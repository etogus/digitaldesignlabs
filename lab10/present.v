==> flow/design.v <==
`timescale 1ns / 1ps
module comb(
    sp,  
    kp,  
    cnt,  
    r0,  
    sn,  
    kn  
);
input [0:63] sp;  
input [0:79] kp;  
input [0:4] cnt;  
input r0;  
output [0:63] sn;  
output [0:79] kn;  
wire [0:63] ssb;  
wire [0:63] ssp;  
wire [0:63] sss;  
wire [0:79] kkr;  
wire [0:79] kks;  
sboxes sb (
    .a(sp),
    .y(ssb)
);
perm pm (
    .inp(ssb),
    .out(ssp)
);
assign sss = r0 ? sp : ssp;
kr kmod (
    .kinp(kp),
    .cnt(cnt),
    .kout(kkr)
);
assign kks = r0 ? kp : kkr;
assign sn = sss ^ kks[0:63];
assign kn = kks;
endmodule
`timescale 1ns / 1ps
module control(
    sta,  
    ck,  
    rn,  
    r0,  
    cnt,  
    act,  
    rdy  
);
input sta;  
input ck;  
input rn;  
output r0;  
output [0:4] cnt;  
output act;  
output rdy;  
reg [0:4] cnt_ps;  
wire [0:4] cnt_ns;  
wire r31;  
reg act_ps;  
wire act_ns;  
reg rdy;  
assign cnt_ns = sta ? 0 : ( act ? cnt_ps+1 : cnt_ps ) ;
always @ (posedge ck or negedge rn)
    if (!rn)
        cnt_ps <= 0;
    else
        cnt_ps <= cnt_ns;
assign cnt = cnt_ps ;
assign r0 = ( cnt_ps == 0 ) ;
assign r31 = (cnt_ps == 31);
assign act_ns = sta ? 1 : ( r31 ? 0 : act_ps ) ;
always @ (posedge ck or negedge rn)
    if (!rn)
        act_ps <= 0;
    else
        act_ps <= act_ns;
assign act = act_ps ;
always @ (posedge ck or negedge rn)
if (!rn)
    rdy <= 0;
else
    rdy <= r31;
endmodule
`timescale 1ns / 1ps
module kr(
    kinp,
    cnt,
    kout
);
input [0:79] kinp;
input [0:4] cnt;
output [0:79] kout;
wire [0:79] krot;  
assign krot = {kinp[61:79], kinp[0:60]};
sbox m00 (
    .a(krot[0:3]),
    .y(kout[0:3])
);
assign kout[60:64] = cnt ^ krot[60:64];
assign kout[4:59] = krot[4:59];
assign kout[65:79] = krot[65:79];
endmodule
`timescale 1ns / 1ps
module kreg(
    sta,
    act,
    inp,
    nxt,
    ck,
    rn,
    out
);
input [0:79] inp;  
input [0:79] nxt;  
input act;         
input sta;         
input ck;          
input rn;          
output [0:79] out;  
reg [0:79] out;  
always @ (posedge ck or negedge rn)
    if (!rn)
        out <= 0;
    else if (sta)
        out <= inp;
    else if (act)
        out <= nxt;
endmodule
`timescale 1ns / 1ps
module perm(
    inp,
    out
);
input [0:63] inp;  
output [0:63] out;  
assign out = {
    inp[00], inp[04], inp[08], inp[12], inp[16], inp[20], inp[24], inp[28],
    inp[32], inp[36], inp[40], inp[44], inp[48], inp[52], inp[56], inp[60],
    inp[01], inp[05], inp[09], inp[13], inp[17], inp[21], inp[25], inp[29],
    inp[33], inp[37], inp[41], inp[45], inp[49], inp[53], inp[57], inp[61],
    inp[02], inp[06], inp[10], inp[14], inp[18], inp[22], inp[26], inp[30],
    inp[34], inp[38], inp[42], inp[46], inp[50], inp[54], inp[58], inp[62],
    inp[03], inp[07], inp[11], inp[15], inp[19], inp[23], inp[27], inp[31],
    inp[35], inp[39], inp[43], inp[47], inp[51], inp[55], inp[59], inp[63]
};
endmodule
`timescale 1ns / 1ps
module present(
    sta,  
    inp,  
    key,  
    ck,  
    rn,  
    rdy,  
    out  
);
input sta;  
input [0:63] inp;  
input [0:79] key;  
input ck;  
input rn;  
output rdy;  
output [0:63] out;  
wire r0;  
wire act;  
wire [0:4] cnt;  
wire [0:63] sout;  
wire [0:63] snxt;  
wire [0:79] kout;  
wire [0:79] knxt;  
control u_control (
    .sta(sta),
    .ck(ck),
    .rn(rn),
    .r0(r0),
    .cnt(cnt),
    .act(act),
    .rdy(rdy)
);
sreg u_sreg (
    .sta(sta),
    .act(act),
    .inp(inp),
    .nxt(snxt),
    .ck(ck),
    .rn(rn),
    .out(sout)
);
kreg u_kreg (
    .sta(sta),
    .act(act),
    .inp(key),
    .nxt(knxt),
    .ck(ck),
    .rn(rn),
    .out(kout)
);
comb u_comb (
    .sp(sout),
    .kp(kout),
    .cnt(cnt),
    .r0(r0),
    .sn(snxt),
    .kn(knxt)
);
assign out = sout;
endmodule
`timescale 1ns / 1ps
module sbox(
    a,
    y
);
input [0:3] a;  
output [0:3] y;  
reg [0:3] y;  
always @(*)
    case(a)
        4'h0: y = 4'hC;
        4'h1: y = 4'h5;
        4'h2: y = 4'h6;
        4'h3: y = 4'hB;
        4'h4: y = 4'h9;
        4'h5: y = 4'h0;
        4'h6: y = 4'hA;
        4'h7: y = 4'hD;
        4'h8: y = 4'h3;
        4'h9: y = 4'hE;
        4'hA: y = 4'hF;
        4'hB: y = 4'h8;
        4'hC: y = 4'h4;
        4'hD: y = 4'h7;
        4'hE: y = 4'h1;
        4'hF: y = 4'h2;
    endcase
endmodule
`timescale 1ns / 1ps
module sboxes(
    a,
    y
);
input [0:63] a;  
output [0:63] y;  
wire [0:3] ba[0:15];  
wire [0:3] by[0:15];  
assign ba[0] = a[0:3];
assign ba[1] = a[4:7];
assign ba[2] = a[8:11];
assign ba[3] = a[12:15];
assign ba[4] = a[16:19];
assign ba[5] = a[20:23];
assign ba[6] = a[24:27];
assign ba[7] = a[28:31];
assign ba[8] = a[32:35];
assign ba[9] = a[36:39];
assign ba[10] = a[40:43];
assign ba[11] = a[44:47];
assign ba[12] = a[48:51];
assign ba[13] = a[52:55];
assign ba[14] = a[56:59];
assign ba[15] = a[60:63];
sbox m00 (.a(ba[0]), .y(by[0]));
sbox m01 (.a(ba[1]), .y(by[1]));
sbox m02 (.a(ba[2]), .y(by[2]));
sbox m03 (.a(ba[3]), .y(by[3]));
sbox m04 (.a(ba[4]), .y(by[4]));
sbox m05 (.a(ba[5]), .y(by[5]));
sbox m06 (.a(ba[6]), .y(by[6]));
sbox m07 (.a(ba[7]), .y(by[7]));
sbox m08 (.a(ba[8]), .y(by[8]));
sbox m09 (.a(ba[9]), .y(by[9]));
sbox m10 (.a(ba[10]), .y(by[10]));
sbox m11 (.a(ba[11]), .y(by[11]));
sbox m12 (.a(ba[12]), .y(by[12]));
sbox m13 (.a(ba[13]), .y(by[13]));
sbox m14 (.a(ba[14]), .y(by[14]));
sbox m15 (.a(ba[15]), .y(by[15]));
assign y = {by[0], by[1], by[2], by[3], by[4], by[5], by[6], by[7],
            by[8], by[9], by[10], by[11], by[12], by[13], by[14], by[15]};
endmodule
`timescale 1ns / 1ps
module sreg(
    sta,
    act,
    inp,
    nxt,
    ck,
    rn,
    out
);
input [0:63] inp;  
input [0:63] nxt;  
input act;         
input sta;         
input ck;          
input rn;          
output [0:63] out;  
reg [0:63] out;  
always @ (posedge ck or negedge rn)
    if (!rn)
        out <= 0;
    else if (sta)
        out <= inp;
    else if (act)
        out <= nxt;
endmodule
Tool chain data of present. Tool output for the design above, in the order of the flow. Lines are those of the file above, counted from 1. Operators: Yosys type, input widths -> output width; for muxes data width and select width s. Cell names lack the library's common part. A cell with n/a has no value.

Top module: present. Clock input: ck. Library: sky130hd. Library corner: tt_025C_1v80.

Elaborated design. Counts by Yosys on the flattened word-level netlist (proc, flatten, opt, wreduce). Print and check cells are left out. Cells with the same type and inputs are merged into one. Memory sizes are those after Yosys's memory passes, which may raise the word count (mostly to a power of two), join words into wider ones and drop unused or constant bits.

The figure for $add $sub $neg is 1. Multipliers: 0. The figure for divide/modulo/power cells is 0. The figure for order comparisons is 0. Under eq/ne operators stands 2. The figure for shift operators is 0. The figure for muxes and demuxes is 10. Under bitwise logic cells stands 2. For reductions and logical operators the number is 4.

Operators with widths (number): $mux 80 (3); $mux 64 (3); $xor 64x64->64 (1); $mux 5 (2); $add 5x1->5 const B (1); $eq 5x5->1 const B (1); $xor 5x5->5 (1); $logic_not 5->1 (1); $reduce_bool 2->1 (2); $ne 2x2->1 const B (1); $reduce_and 2->1 (1); $mux 1 (2).

The entry for bits in registers reads 151. For bits in latches the number is 0. Memory bits (writable): 0. The figure for bits in read-only memories is 1088. The entry for word width x clocked read ports reads 0. The figure for memories kept is 17. Output and inout bits: 65.

Memory list: (name not given) (words 16, width 4, rd ports 1, write ports 0, line 217) `case(a)`; (name not given) (words 16, width 4, rd ports 1, write ports 0, line 217); (name not given) (words 16, width 4, rd ports 1, write ports 0, line 217); (name not given) (words 16, width 4, rd ports 1, write ports 0, line 217); (name not given) (words 16, width 4, rd ports 1, write ports 0, line 217); (name not given) (words 16, width 4, rd ports 1, write ports 0, line 217).

Memories not listed: 11.

Longest topological paths. Yosys ltp: most cells in a row. Word level: on the elaborated netlist, between registers, memories and ports. Mapped: between sequential cells and ports; inverters and the memories' decode and read muxes count.

The figure for depth in word-level cells is 5. The figure for ABC_AREA is 0. The entry for mapped depth reads 10. Under gate-level depth less buffers stands 7.

Netlist. Yosys stat after the flow's synthesis: flattened, memories mapped to cells. It holds for the ABC_AREA given above (unset counts as 0); a run with the other value may have another netlist. The area totals of this step are shown rounded.

For cell count the number is 1359. The figure for chip area (Yosys) is 12100 µm². Under area of sequential cells stands 3780 µm². The entry for flip-flops reads 151. The entry for buffer cells reads 109.

Cell types (number): dfrtp_1 (151); ha_1 (103); mux2i_1 (104); o21ai_0 (171); mux4_2 (32); nand2_1 (164); xnor2_1 (38); inv_1 (88); xor2_1 (31); nand3_1 (50); clkbuf_1 (66); nor2_1 (66); o221ai_1 (27); nor3_1 (38); a221oi_1 (17); a21oi_1 (28); buf_6 (12); nor3b_1 (16).

Other cell types: 43; their cells: 157. By module: a second synthesis without flattening, with its own total; a netlist apart from the flattened one above.

Cell total of the unflattened synthesis: 1387. The entry for area total of the unflattened synthesis reads 14200 µm².

Rows give one instance, submodules left out.

By module: kreg (instances 1, cells 346, area 3720 µm²); sbox (instances 17, cells 18, area 185 µm²); sreg (instances 1, cells 277, area 2970 µm²); comb (instances 1, cells 288, area 2890 µm²); kr (instances 1, cells 76, area 577 µm²); perm (instances 1, cells 64, area 480 µm²); control (instances 1, cells 30, area 368 µm²); present (instances 1, cells 0, area 0.0 µm²); sboxes (instances 1, cells 0, area 0.0 µm²).

Worst setup path after synthesis. Source: OpenSTA report_checks on the synthesized netlist (no wires, ideal clock, input and output delay 20% of the period each), path of least setup slack; recovery checks are left aside. Register names are those of the netlist, which keeps one name where synthesis merged equal registers.

Kind: reg2reg. Start point: register u_control.cnt_ps[4]. End point: register u_sreg.out[1]. Period: 2.15 ns. For library setup time the number is 0.131 ns. Under data arrival time stands 1.922 ns. The figure for path slack is 0.096 ns. The entry for delay of the path reads 2.053 ns. The figure for stages on the path is 9. Under buffers on the path stands 1. For synthesis period reached the number is 2.054 ns.

"delay of the path" is the arrival time less input delay plus setup time. "stages on the path": output pins that drive a net of the path, with the launching flip-flop's if there is one; two outputs of one cell count as two. "synthesis period reached" = period - worst setup slack (recovery checks aside). The figure is calculated, with input and output delays left at 20% of the set period. The rows between start and end are the longest chain of elaborated cells between them; the timing report does not say that the signal goes this way. Where chains are equally long, one stands for them. Each line given opens the expression or statement behind the cell; cells for indexed reads and writes are added by Yosys, which also makes memories of some case tables. At most two assigning lines are given for a register; there are more.

Cells stage by stage: dfrtp_1 -> inv_1 -> ha_1 -> or4b_1 -> buf_6 -> o211ai_2 -> o21ai_2 -> and3_1 -> or3_1. Under cells in the longest elaborated chain stands 5.

RTL lines, path post-synthesis: from (decl) (line 56) `reg [0:4] cnt_ps;`; from (assign) (line 65) `cnt_ps <= 0;`; from (assign) (line 67) `cnt_ps <= cnt_ns;`; $logic_not 5->1 (line 69) `assign r0 = ( cnt_ps == 0 ) ;`; $mux 64 (line 29) `assign sss = r0 ? sp : ssp;`; $xor 64x64->64 (line 36) `assign sn = sss ^ kks[0:63];`; $mux 64 (line 303) `else if (act)`; $mux 64 (line 301) `else if (sta)`; to (assign) (line 302) `out <= inp;`; to (assign) (line 304) `out <= nxt;`; to (decl) (line 296) `output [0:63] out;`.

Timing after layout. From the final timing report of flow run A: the path of least setup slack in the routed layout; clock arrival at registers is part of the times.

Kind: reg2reg. Start point: register u_sreg.out[46]. End point: register u_sreg.out[27]. Period: 1.48 ns. For library setup time the number is 0.12 ns. Under data arrival time stands 2.43 ns. The figure for path slack is -0.60 ns. The figure for stages on the path is 8. Under buffers on the path stands 1.

The rows between start and end are the longest chain of elaborated cells between them; the timing report does not say that the signal goes this way. Where chains are equally long, one stands for them. The chain passes a memory read, where the word-level depth is cut; so it can be longer than that depth. At most two assigning lines are given for a register; there are more.

Cells stage by stage: dfrtp_1 -> inv_1 -> ha_1 -> mux4_2 -> xor2_2 -> o221ai_2 -> buf_4 -> o21ai_0. Under cells in the longest elaborated chain stands 5.

RTL lines, path after layout: from (decl) (line 296) `output [0:63] out;`; from (assign) (line 302) `out <= inp;`; from (assign) (line 304) `out <= nxt;`; $mem_v2 16x4 (line 217) `case(a)`; $mux 64 (line 29) `assign sss = r0 ? sp : ssp;`; $xor 64x64->64 (line 36) `assign sn = sss ^ kks[0:63];`; $mux 64 (line 303) `else if (act)`; $mux 64 (line 301) `else if (sta)`; to (assign) (line 302); to (assign) (line 304); to (decl) (line 296).

Lab notebook: present

Module present, platform sky130hd: 2 stored runs of the flow (Yosys, OpenROAD) with differing settings, in no particular order. Input and output delays are each 20% of the period that was set; the output load is 0.01 pF. "power consumption" rests on the timing tool's default activity at the inputs, not on a simulated workload. Results are given in rounded form.

Flow run A has these settings: period_ns 1.48; CORE_UTILIZATION 23; SETUP_SLACK_MARGIN 0.05; PLACE_DENSITY_LB_ADDON 0.17; CORE_ASPECT_RATIO 0.89; CELL_PAD_IN_SITES_GLOBAL_PLACEMENT 3; TNS_END_PERCENT 90; CTS_CLUSTER_DIAMETER 154; CAP_MARGIN 20; CORE_MARGIN 2; SLEW_MARGIN 20. The measured smallest setup slack is -0.601 ns. The Yosys chip area after synthesis stands at 12100 µm². For the standard-cell area after layout the run shows 20200 µm². The worst-case hold slack is 0.171 ns. The measured die footprint is 54600 µm². The power consumption comes to 28300 µW. The utilization of the finished layout comes to 38.8 %.

Flow run B has these settings: period_ns 2.16; CORE_UTILIZATION 18; SETUP_SLACK_MARGIN 0.37; PLACE_DENSITY 0.41; SLEW_MARGIN 20; MAX_ROUTING_LAYER met5; CAP_MARGIN 20; CORE_MARGIN 2. The measured smallest setup slack is 0.009 ns. The Yosys chip area after synthesis stands at 12100 µm². For the standard-cell area after layout the run shows 17900 µm². The worst-case hold slack is 0.390 ns. The measured die footprint is 69400 µm². The power consumption comes to 16700 µW. The utilization of the finished layout comes to 26.8 %.
